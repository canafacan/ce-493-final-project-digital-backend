==> flow/design.v <==
module iir_notch2 #(
  parameter W=24,
  parameter FRAC=12
)(
  input                       clk,
  input                       rst_n,
  input  signed [W-1:0]       din,
  input                       din_valid,
  input  signed [W-1:0]       b1,    
  input  signed [W-1:0]       a1,    
  input  signed [W-1:0]       a2,    
  output reg signed [W-1:0]   dout,
  output reg                  dout_valid
);
  reg signed [W-1:0] x1, x2, y1, y2;
  function [W-1:0] mult_q;
    input signed [W-1:0] a, b;
    reg signed [2*W-1:0] p;
    begin p = a*b + (1<<(FRAC-1)); mult_q = p >>> FRAC; end
  endfunction
  wire signed [W-1:0] t1 = mult_q(b1, x1);
  wire signed [W-1:0] t2 = mult_q(a1, y1);
  wire signed [W-1:0] t3 = mult_q(a2, y2);
  wire signed [W:0] ypre = $signed(din) + $signed(t1) + $signed(x2) - $signed(t2) - $signed(t3);
  wire signed [W-1:0] ys = (ypre[W]^ypre[W-1]) ? (ypre[W] ? {1'b1,{(W-1){1'b0}}} : {1'b0,{(W-1){1'b1}}}) : ypre[W-1:0];
  always @(posedge clk or negedge rst_n) begin
    if(!rst_n) begin x1<=0; x2<=0; y1<=0; y2<=0; dout<=0; dout_valid<=1'b0; end
    else begin
      dout_valid <= 1'b0;
      if(din_valid) begin
        dout <= ys; dout_valid <= 1'b1;
        x2 <= x1; x1 <= din;
        y2 <= y1; y1 <= ys;
      end
    end
  end
endmodule
Reports on iir_notch2
What the tools print for iir_notch2, step after step.
Line numbers count from 1 in the design file above.
Cell names lack the library's common part.
{"block": "setup", "top": "iir_notch2", "clock": "clk", "lib": "sky130hd", "corner": "tt_025C_1v80"}

Elaborated design
Counts by Yosys on the flattened word-level netlist (proc, flatten, opt, wreduce; memories kept). Register bits leave out memories and registers merged into their read ports (data or address); mux counts leave out enables and synchronous resets folded into registers. Print and check cells are left out. Cells with the same type and inputs are merged into one.
{"block": "bits", "out_inout_bits": 25, "input_bits": 99, "reg_bits": 97}
{"block": "classes", "muxes": 3, "n_logic": 1, "multipliers": 3, "n_addsub": 7}
{"block": "ops", "operator": "24-bit by 24-bit multiplier with 36-bit output", "n": 3}
{"block": "ops", "operator": "36-bit by 13-bit adder with 36-bit output (second input constant)", "n": 3}
{"block": "ops", "operator": "25-bit by 24-bit subtractor with 25-bit output", "n": 2}
{"block": "ops", "operator": "24-bit two-way mux", "n": 2}
{"block": "ops", "operator": "24-bit by 24-bit adder with 25-bit output", "n": 1}
{"block": "ops", "operator": "25-bit by 24-bit adder with 25-bit output", "n": 1}
{"block": "ops", "operator": "1-bit bitwise XOR", "n": 1}
{"block": "ops", "operator": "1-bit two-way mux", "n": 1}

Longest topological paths
Depth = most cells in a row (Yosys ltp): at word level without a register or memory, in the mapped netlist without a sequential cell, where the memories' decode and read muxes count.
{"block": "depth", "depth_word": 8, "ABC_AREA": 0, "ltp_mapped": 43, "depth_no_buf": 41}

Synthesis result
Yosys stat after the flow's synthesis: flattened, memories mapped to cells. It holds for the ABC_AREA given above (unset counts as 0); a run with the other value may have another netlist.
{"block": "mapped", "stdcells": 5933, "buf_cells": 281, "yosys_area_um2": 55189.2, "ffs": 97, "sequential_area_um2": 2427.3}
{"block": "by_type", "type": "fa_1", "n": 1434, "area_total_um2": 2.87E+04}
{"block": "by_type", "type": "inv_1", "n": 1528, "area_total_um2": 5.74E+03}
{"block": "by_type", "type": "ha_1", "n": 372, "area_total_um2": 4.65E+03}
{"block": "by_type", "type": "and2_1", "n": 699, "area_total_um2": 4.37E+03}
{"block": "by_type", "type": "nand2_1", "n": 820, "area_total_um2": 3.08E+03}
{"block": "by_type", "type": "dfrtp_1", "n": 97, "area_total_um2": 2.43E+03}
{"block": "by_type", "type": "xnor2_1", "n": 136, "area_total_um2": 1.19E+03}
{"block": "by_type", "type": "clkbuf_1", "n": 276, "area_total_um2": 1.04E+03}
{"block": "by_type", "type": "mux2_2", "n": 70, "area_total_um2": 788.256}
{"block": "by_type", "type": "xor2_1", "n": 48, "area_total_um2": 420.403}
{"block": "by_type", "type": "a21oi_1", "n": 58, "area_total_um2": 290.278}
{"block": "by_type", "type": "nand2b_1", "n": 44, "area_total_um2": 275.264}
{"block": "by_type", "type": "nor2_1", "n": 72, "area_total_um2": 270.259}
{"block": "by_type", "type": "o21ai_0", "n": 39, "area_total_um2": 195.187}
{"block": "by_type", "type": "nor2b_1", "n": 29, "area_total_um2": 181.424}
{"block": "by_type", "type": "a21o_1", "n": 24, "area_total_um2": 180.173}
{"block": "by_type", "type": "o21a_1", "n": 21, "area_total_um2": 157.651}
{"block": "by_type", "type": "nor3_1", "n": 22, "area_total_um2": 110.106}
Not listed: further types 46, cells in them 144.

Timing after synthesis
Source: OpenSTA report_checks on the synthesized netlist (no wires, ideal clock, input and output delay 20% of the period each), path of least setup slack; recovery checks are left aside. Register names are those of the netlist, which keeps one name where synthesis merged equal registers.
{"block": "synth_timing", "path_kind": "input to register", "start": "input port a1[16]", "end": "register y1[22]", "setup_time_ns": 0.082, "path_buffers": 3, "slack_ns": 6.164, "delay_ns": 9.996, "clock_period_ns": 20.2, "stages": 38, "arrival_ns": 13.954, "synth_period_reached_ns": 14.036}
"delay_ns" is the arrival time less input delay plus setup time.
"stages" counts driving pins, that of a launching flip-flop among them; a cell with two outputs on the path counts twice.
"synth_period_reached_ns" is the clock period less the worst setup slack; recovery checks do not enter. This is arithmetic on one report: input and output delays are still those of the set period (20% each).
Between the ends stands the longest chain of elaborated cells between them, by number of cells; it is not shown to be the way that was timed. Of several equally long chains one is given.
Each line given opens the expression or statement behind the cell; cells for indexed reads and writes are added by Yosys, which also makes memories of some case tables.
{"block": "synth_between", "path_cell_list": "clkbuf_1 clkbuf_1 nand2_1 fa_1 inv_1 fa_1 inv_1 fa_1 fa_1 fa_1 inv_1 fa_1 inv_1 fa_1 inv_1 ha_1 and4_1 a22o_1 [... 2 more ...] o21a_1 o21a_1 or2_2 fa_1 fa_1 fa_1 ha_1 or4_1 o22ai_1 nor4_1 nor3_1 nor2_1 a211o_1 a21o_1 xor2_1 clkbuf_1 o21ai_0 a31oi_1", "elab_chain_cells": 6, "cells_between": 7, "classes_between": "3 x add/sub; 1 x mul; 2 x mux; 1 x logic"}
{"block": "synth_rtl", "item": "start: declaration", "line_no": 10, "rtl": "input  signed [W-1:0]       a1,"}
{"block": "synth_rtl", "item": "24-bit by 24-bit multiplier with 36-bit output", "line_no": 19, "rtl": "begin p = a*b + (1<<(FRAC-1)); mult_q = p >>> FRAC; end"}
{"block": "synth_rtl", "item": "36-bit by 13-bit adder with 36-bit output", "line_no": 19}
{"block": "synth_rtl", "item": "25-bit by 24-bit subtractor with 25-bit output x2", "line_no": 24, "rtl": "wire signed [W:0] ypre = $signed(din) + $signed(t1) + $signed(x2) - $signed(t2) - $signed(t3);"}
{"block": "synth_rtl", "item": "24-bit two-way mux x2", "line_no": 25, "rtl": "wire signed [W-1:0] ys = (ypre[W]^ypre[W-1]) ? (ypre[W] ? {1'b1,{(W-1){1'b0}}} : {1'b0,{(W-1){1'b1}}}) : ypre[ ..."}
{"block": "synth_rtl", "item": "end: assignment", "line_no": 27, "rtl": "if(!rst_n) begin x1<=0; x2<=0; y1<=0; y2<=0; dout<=0; dout_valid<=1'b0; end"}
{"block": "synth_rtl", "item": "end: assignment", "line_no": 33, "rtl": "y2 <= y1; y1 <= ys;"}
{"block": "synth_rtl", "item": "end: declaration", "line_no": 15, "rtl": "reg signed [W-1:0] x1, x2, y1, y2;"}

Path in the finished layout
From the final timing report of run A: the path of least setup slack in the routed layout; clock arrival at registers is part of the times.
{"block": "layout_timing", "path_kind": "input to register", "start": "input port a1[7]", "end": "register y1[7]", "setup_time_ns": 0.11, "path_buffers": 7, "slack_ns": -0.48, "clock_period_ns": 11.8, "arrival_ns": 12.52, "stages": 45}
Between the ends stands the longest chain of elaborated cells between them, by number of cells; it is not shown to be the way that was timed. Of several equally long chains one is given.
{"block": "layout_between", "path_cell_list": "buf_8 buf_8 buf_12 buf_4 and2_1 fa_1 inv_1 fa_1 inv_1 fa_1 inv_1 fa_1 inv_2 fa_2 fa_1 inv_1 fa_1 inv_1 [... 9 more ...] buf_4 o21ai_2 o21a_1 nor2_2 xor2_2 fa_1 fa_1 fa_1 ha_4 nand2_1 or3_1 a32o_2 xnor2_4 buf_12 xnor2_4 o21ai_1 nor2_2 a221o_1", "elab_chain_cells": 6, "cells_between": 7, "classes_between": "3 x add/sub; 1 x mul; 2 x mux; 1 x logic"}
{"block": "layout_rtl", "item": "start: declaration", "line_no": 10, "rtl": "input  signed [W-1:0]       a1,"}
{"block": "layout_rtl", "item": "24-bit by 24-bit multiplier with 36-bit output", "line_no": 19, "rtl": "begin p = a*b + (1<<(FRAC-1)); mult_q = p >>> FRAC; end"}
{"block": "layout_rtl", "item": "36-bit by 13-bit adder with 36-bit output", "line_no": 19}
{"block": "layout_rtl", "item": "25-bit by 24-bit subtractor with 25-bit output x2", "line_no": 24, "rtl": "wire signed [W:0] ypre = $signed(din) + $signed(t1) + $signed(x2) - $signed(t2) - $signed(t3);"}
{"block": "layout_rtl", "item": "24-bit two-way mux x2", "line_no": 25, "rtl": "wire signed [W-1:0] ys = (ypre[W]^ypre[W-1]) ? (ypre[W] ? {1'b1,{(W-1){1'b0}}} : {1'b0,{(W-1){1'b1}}}) : ypre[ ..."}
{"block": "layout_rtl", "item": "end: assignment", "line_no": 27, "rtl": "if(!rst_n) begin x1<=0; x2<=0; y1<=0; y2<=0; dout<=0; dout_valid<=1'b0; end"}
{"block": "layout_rtl", "item": "end: assignment", "line_no": 33, "rtl": "y2 <= y1; y1 <= ys;"}
{"block": "layout_rtl", "item": "end: declaration", "line_no": 15, "rtl": "reg signed [W-1:0] x1, x2, y1, y2;"}

--- measured runs ---
iir_notch2 through Yosys and OpenROAD on sky130hd: 2 stored runs, unordered, with their settings and measured results. The constraints put input and output delay at 20% of the set period each and load the outputs with 0.01 pF.
"timing.achieved_period_ns" = clock period - worst setup slack. The figure is calculated, with input and output delays left at 20% of the set period.
"worst_path_time_ns" means the part of the period allowed to the worst setup path (the constraints hold back 20% at inputs and 20% at outputs) less its slack; where the path has registers, the arrival times of their clocks count too.

Run A
==> flow/run.sh <==
#!/bin/bash
# the make line also repeats the synthesis and layout settings of config.mk as NAME=value (left out here)
make -C /OpenROAD-flow-scripts/flow DESIGN_CONFIG=/design/flow/config.mk WORK_HOME=/design/flow/orfs CLKGATE_MAP_FILE= finish
==> flow/config.mk <==
export PLATFORM = sky130hd
export DESIGN_NAME = iir_notch2
export DESIGN_NICKNAME = iir_notch2
export VERILOG_FILES = /design/flow/design.v
export SDC_FILE = /design/flow/constraint.sdc
export NUM_CORES = 4
export LEC_CHECK = 0
export CAP_MARGIN = 20
export CORE_MARGIN = 2
export CORE_UTILIZATION = 21
export CTS_CLUSTER_DIAMETER = 140
export CTS_CLUSTER_SIZE = 99
export GPL_ROUTABILITY_DRIVEN = 0
export MAX_ROUTING_LAYER = met4
export SETUP_SLACK_MARGIN = -0.43
export SLEW_MARGIN = 20
export TNS_END_PERCENT = 30
==> flow/constraint.sdc <==
create_clock -name core_clock -period 11.8 [get_ports {clk}]
set_input_delay 2.3600 -clock core_clock [delete_from_list [all_inputs] [get_ports {clk}]]
set_output_delay 2.3600 -clock core_clock [all_outputs]
set_load 0.01 [all_outputs]

==> results of run A, as JSON <==
{
  "synthArea_um2": 55189.2,
  "die_um2": 266922.0,
  "fin_util_frac": 0.251,
  "setup_worst_slack_ns": -0.478,
  "fin_tns_ns": -9.938,
  "timing.achieved_period_ns": 12.278,
  "worst_path_time_ns": 9.92,
  "worstPathKind": "input to register"
}

Run B
==> flow/run.sh <==
#!/bin/bash
# the make line also repeats the synthesis and layout settings of config.mk as NAME=value (left out here)
make -C /OpenROAD-flow-scripts/flow DESIGN_CONFIG=/design/flow/config.mk WORK_HOME=/design/flow/orfs CLKGATE_MAP_FILE= finish
==> flow/config.mk <==
export PLATFORM = sky130hd
export DESIGN_NAME = iir_notch2
export DESIGN_NICKNAME = iir_notch2
export VERILOG_FILES = /design/flow/design.v
export SDC_FILE = /design/flow/constraint.sdc
export NUM_CORES = 4
export LEC_CHECK = 0
export CAP_MARGIN = 0
export CELL_PAD_IN_SITES_GLOBAL_PLACEMENT = 2
export CORE_ASPECT_RATIO = 0.6
export CORE_MARGIN = 6
export CORE_UTILIZATION = 33
export CTS_CLUSTER_DIAMETER = 104
export CTS_CLUSTER_SIZE = 72
export GPL_ROUTABILITY_DRIVEN = 0
export MIN_ROUTING_LAYER = met1
export SETUP_SLACK_MARGIN = 2.64
export SLEW_MARGIN = 20
export TNS_END_PERCENT = 60
==> flow/constraint.sdc <==
create_clock -name core_clock -period 13.5 [get_ports {clk}]
set_input_delay 2.7000 -clock core_clock [delete_from_list [all_inputs] [get_ports {clk}]]
set_output_delay 2.7000 -clock core_clock [all_outputs]
set_load 0.01 [all_outputs]

==> results of run B, as JSON <==
{
  "synthArea_um2": 55189.2,
  "die_um2": 177519.0,
  "fin_util_frac": 0.384,
  "setup_worst_slack_ns": 1.010,
  "fin_tns_ns": 0.000,
  "timing.achieved_period_ns": 12.490,
  "worst_path_time_ns": 9.79,
  "worstPathKind": "input to register"
}
--- end ---
